==> flow/design.v <==
`timescale 1ms / 1ns
module fourway_traficlight_countroller(clk,reset,l1,l2,l3,l4);
input clk,reset;  
output reg [2:0]l1,l2,l3,l4;  
reg [11:0]state = 12'b100001001001;  
reg [6:0]count=7'b0000000;  
always @ (posedge clk) begin  
if (reset)  
state <= 12'b100001001001;
else begin
case (state) 
12'b100001001001 : begin
count <= count+1;                
if (count == 4)begin                
state <= 12'b100010001001;
count <= 0;
end
else 
state <= 12'b100001001001;
end
12'b100010001001 : begin
count <= count+1;
if (count == 2)begin
state <= 12'b001100001001;            
count <= 0;
end
else 
state <= 12'b100010001001;
end
12'b001100001001 : begin
count <= count+1;
if (count == 4)begin
state <= 12'b001100010001;           
count <= 0;
end
else 
state <= 12'b001100001001;
end
12'b001100010001 : begin
count <= count+1;
if (count == 2)begin
state <= 12'b001001100001;            
count <= 0;
end
else 
state <= 12'b001100010001;
end
12'b001001100001 : begin
count <= count+1;
if (count == 4)begin
state <= 12'b001001100010;            
count <= 0;
end
else 
state <= 12'b001001100001;
end
12'b001001100010 : begin
count <= count+1;
if (count == 2)begin
state <= 12'b001001001100;            
count <= 0;
end
else 
state <= 12'b001001100010;
end
12'b001001001100 : begin
count <= count+1;
if (count == 4)begin
state <= 12'b010001001100;            
count <= 0;
end
else 
state <= 12'b001001001100;
end
12'b010001001100 : begin
count <= count+1;
if (count == 2)begin
state <= 12'b100001001001;            
count <= 0;
end
else 
state <= 12'b010001001100;
end
endcase
end
l1 <= state[11:9];
l2 <= state[8:6];
l3 <= state[5:3];
l4 <= state[2:0];
end
endmodule
## Step by step through the tools: fourway_traficlight_countroller

The steps from the RTL of fourway_traficlight_countroller to its reports follow in flow order.
Line numbers count from 1 in the design file above.
Operators carry their Yosys type and port widths (W data, S select, Z words).
Library cell names are shortened.
The mark - stands for no value.

| inputs | value |
|---|---|
| design top | fourway_traficlight_countroller |
| clock port | clk |
| library | sky130hd |
| library corner | tt_025C_1v80 |

## Word-level counts

Source: Yosys, flattened and elaborated, memories not mapped. Widths are those after wreduce. Registers that Yosys merges into a memory's read port (data or address) are not register bits. Print and check cells do not count. Equal cells are merged and count once.

| word-level totals | value |
|---|---|
| bits in registers | 31 |
| memory bits (writable) | 0 |
| bits in latches | 0 |
| memory bits (read-only) | 0 |
| memories | 0 |
| word width x clocked read ports | 0 |
| input bits | 2 |
| output and inout port bits | 12 |

| operators by class | value |
|---|---|
| reduce/logical cells | 4 |
| equal/unequal tests | 10 |
| mux-type cells | 12 |
| add/subtract/negate cells | 1 |
| multipliers | 0 |
| order comparisons | 0 |
| shift-type cells | 0 |
| div/mod/pow operators | 0 |
| bitwise gates (word level) | 1 |

Operators by type and width:

| cell | count |
|---|---|
| $pmux W12 S8 | 1 |
| $eq A12 B10 Y1 const B | 5 |
| $eq A12 B12 Y1 const B | 2 |
| $mux W12 | 2 |
| $pmux W7 S2 | 1 |
| $mux W7 | 2 |
| $eq A12 B11 Y1 const B | 1 |
| $mux W11 | 1 |
| $mux W9 | 1 |
| $reduce_or A4 Y1 | 2 |
| $reduce_bool A8 Y1 | 1 |
| $mux W8 | 1 |
| $add A7 B1 Y7 const B | 1 |
| $eq A7 B2 Y1 const B | 1 |
| $eq A7 B3 Y1 const B | 1 |
| $mux W6 | 1 |
| $mux W5 | 1 |
| $reduce_and A2 Y1 | 1 |
| $mux W2 | 1 |
| $not A1 Y1 | 1 |

## Longest topological paths

Yosys ltp: most cells in a row. Word level: on the elaborated netlist, between registers, memories and ports. Mapped: between sequential cells and ports; inverters and the memories' decode and read muxes count.

| depth | value |
|---|---|
| depth in word-level cells | 3 |
| ABC_AREA | 0 |
| depth in mapped cells | 8 |

## After synthesis

The flow's flattened synthesis, as Yosys stat reports it; memories are mapped. The netlist is that of the ABC_AREA named above (0 if unset); the other value can give another one.
Totals and module areas in this step are rounded.

| mapped netlist | value |
|---|---|
| sequential part of the area | 690 µm² |
| chip area (Yosys) | 1700 µm² |
| buffer cells | 5 |
| flip-flop cells | 31 |
| cell count | 160 |

Cell types:

| type | count | total area (µm²) |
|---|---|---|
| dfxtp_1 | 24 | 480.461 |
| edfxtp_1 | 7 | 210.202 |
| nor4b_4 | 5 | 118.864 |
| nand3_1 | 11 | 55.053 |
| xnor2_1 | 6 | 52.55 |
| nand2_1 | 13 | 48.797 |
| ha_1 | 3 | 37.536 |
| nand2b_1 | 5 | 31.28 |
| a21oi_1 | 6 | 30.029 |
| nor2_1 | 8 | 30.029 |
| o21ai_0 | 6 | 30.029 |
| a2bb2oi_1 | 3 | 26.275 |
| o2bb2ai_1 | 3 | 26.275 |
| nor2b_1 | 4 | 25.024 |
| buf_4 | 3 | 22.522 |
| o31ai_4 | 1 | 21.27 |
| buf_12 | 1 | 20.019 |
| nor3_1 | 4 | 20.019 |

Other cell types: 39; their cells: 47.

## Timing after synthesis

Path of least setup slack by OpenSTA after synthesis, without wires, with an ideal clock, recovery checks aside; 20% of the period is set as input and as output delay. Where synthesis merged equal registers, the netlist keeps one of their names.

| timing path post-synthesis | value |
|---|---|
| path kind | register to register |
| from | reg state[8] |
| to | reg count[0] |
| buffers on the path | 0 |
| driving pins on the path | 6 |
| delay of the path | 2.019 ns |
| slack | 0.651 ns |
| data required time | 2.297 ns |
| launch time at the first pin | 0.000 ns |
| setup time | 0.373 ns |
| period | 2.67 ns |
| arrival | 1.646 ns |
| synthesis period reached | 2.019 ns |

"delay of the path" is the arrival time less input delay plus setup time.
"driving pins on the path" counts driving pins, that of a launching flip-flop among them; a cell with two outputs on the path counts twice.
"synthesis period reached" is the clock period less the worst setup slack; recovery checks do not enter. This is arithmetic on one report: input and output delays are still those of the set period (20% each).
The rows between start and end are the longest chain of elaborated cells between them; the timing report does not say that the signal goes this way. Where chains are equally long, one stands for them.
Each line given opens the expression or statement behind the cell; cells for indexed reads and writes are added by Yosys, which also makes memories of some case tables.
A register here has more assigning lines than the two given.
Only ways into the end's enable, where the timed path ends, are counted here.

| on the way, post-synthesis | value |
|---|---|
| path through | dfxtp_1 nor4b_4 a32oi_2 o31ai_4 nand2_1 a21oi_1 |
| length of the longest elaborated chain | 3 |
| elaborated cells on any way between the ends | 10 |

Ends and longest elaborated chain, post-synthesis:

| element | line | source |
|---|---|---|
| start, declared | 5 | `reg [11:0]state = 12'b100001001001;` |
| start, assigned | 9 | `state <= 12'b100001001001;` |
| start, assigned | 15 | `state <= 12'b100010001001;` |
| $eq A12 B11 Y1 | 11 | `case (state)` |
| $reduce_bool A8 Y1 | - |  |
| $reduce_and A2 Y1 | - |  |
| end, assigned | 13 | `count <= count+1;` |
| end, assigned | 22 | `count <= count+1;` |
| end, declared | 6 | `reg [6:0]count=7'b0000000;` |

## Worst path after layout

Path of least setup slack in the final report of run A (OpenROAD, finished layout, wires in). Where an end is a register, its clock arrival counts in the times.

| timing path after layout | value |
|---|---|
| path kind | register to register |
| from | reg state[8] |
| to | reg state[11] |
| arrival | 2.16 ns |
| period | 2.19 ns |
| setup time | 0.07 ns |
| driving pins on the path | 8 |
| launch time at the first pin | 0.29 ns |
| buffers on the path | 2 |
| data required time | 2.41 ns |
| slack | 0.25 ns |

The rows between start and end are the longest chain of elaborated cells between them; the timing report does not say that the signal goes this way. Where chains are equally long, one stands for them.
A register here has more assigning lines than the two given.

| on the way, after layout | value |
|---|---|
| path through | dfxtp_1 buf_4 nor4b_4 buf_4 nand2_1 or3_1 and2_0 a2bb2oi_1 |
| length of the longest elaborated chain | 2 |
| elaborated cells on any way between the ends | 10 |

Ends and longest elaborated chain, after layout:

| element | line | source |
|---|---|---|
| start, declared | 5 | `reg [11:0]state = 12'b100001001001;` |
| start, assigned | 9 | `state <= 12'b100001001001;` |
| start, assigned | 15 | `state <= 12'b100010001001;` |
| $eq A12 B11 Y1 | 11 | `case (state)` |
| $pmux W12 S8 | 11 |  |
| end, assigned | 9 |  |
| end, assigned | 15 |  |
| end, declared | 5 |  |

# Flow runs of fourway_traficlight_countroller

Below are 2 stored runs of the flow (Yosys, OpenROAD; platform sky130hd) on fourway_traficlight_countroller, each with its settings and what was measured, unordered. Constraints: input delay and output delay 20% of the set period each, output load 0.01 pF.
"clock period reached" means the clock period less the worst setup slack. The figure is calculated, with input and output delays left at 20% of the set period.
"allowed time less slack (worst setup path)" = time allowed to the worst setup path (clock period - input delay - output delay, where it has them) - its slack; a late launch clock adds to it, a late capture clock takes from it.
"total power of the final layout" rests on the timing tool's default activity at the inputs, not on a simulated workload.
Results are given in rounded form.

#### Run A

| setting | value |
|---|---|
| period_ns | `2.19` |
| CORE_UTILIZATION | `31` |
| SETUP_SLACK_MARGIN | `0.28` |
| PLACE_DENSITY_LB_ADDON | `0.3` |
| CORE_ASPECT_RATIO | `0.73` |
| CORE_MARGIN | `9` |
| TNS_END_PERCENT | `60` |
| ABC_AREA | `0` |
| GPL_ROUTABILITY_DRIVEN | `1` |
| CTS_CLUSTER_SIZE | `20` |
| CAP_MARGIN | `20` |
| SLEW_MARGIN | `20` |

| result | value |
|---|---|
| total negative slack | 0.000 ns |
| final utilization | 42% |
| area of the standard cells in the finished layout | 2200 µm² |
| clock period reached | 1.937 ns |
| total power of the final layout | 1200 uW |
| die size | 8400 µm² |
| post-route worst hold slack | 0.43 ns |
| allowed time less slack (worst setup path) | 1.94 ns |
| kind of the worst setup path | register to register |
| worst setup slack after layout | 0.25 ns |
| chip area after synthesis (Yosys) | 1700 µm² |

#### Run B

| setting | value |
|---|---|
| period_ns | `3.28` |
| CORE_UTILIZATION | `31` |
| SETUP_SLACK_MARGIN | `-0.26` |
| PLACE_DENSITY_LB_ADDON | `0.19` |
| CELL_PAD_IN_SITES_GLOBAL_PLACEMENT | `0` |
| CELL_PAD_IN_SITES_DETAIL_PLACEMENT | `2` |
| TNS_END_PERCENT | `55` |
| ABC_AREA | `1` |
| GPL_TIMING_DRIVEN | `0` |
| GPL_ROUTABILITY_DRIVEN | `0` |
| CTS_CLUSTER_SIZE | `16` |
| MIN_ROUTING_LAYER | `met2` |
| CAP_MARGIN | `20` |
| CORE_MARGIN | `2` |
| SLEW_MARGIN | `20` |

| result | value |
|---|---|
| total power of the final layout | 1700 uW |
| total negative slack | 0.000 ns |
| chip area after synthesis (Yosys) | 1700 µm² |
| die size | 6000 µm² |
| final utilization | 39% |
| area of the standard cells in the finished layout | 2000 µm² |
| worst setup slack after layout | 0.84 ns |
| post-route worst hold slack | 0.38 ns |
| clock period reached | 2.442 ns |
| allowed time less slack (worst setup path) | 2.44 ns |
| kind of the worst setup path | register to register |
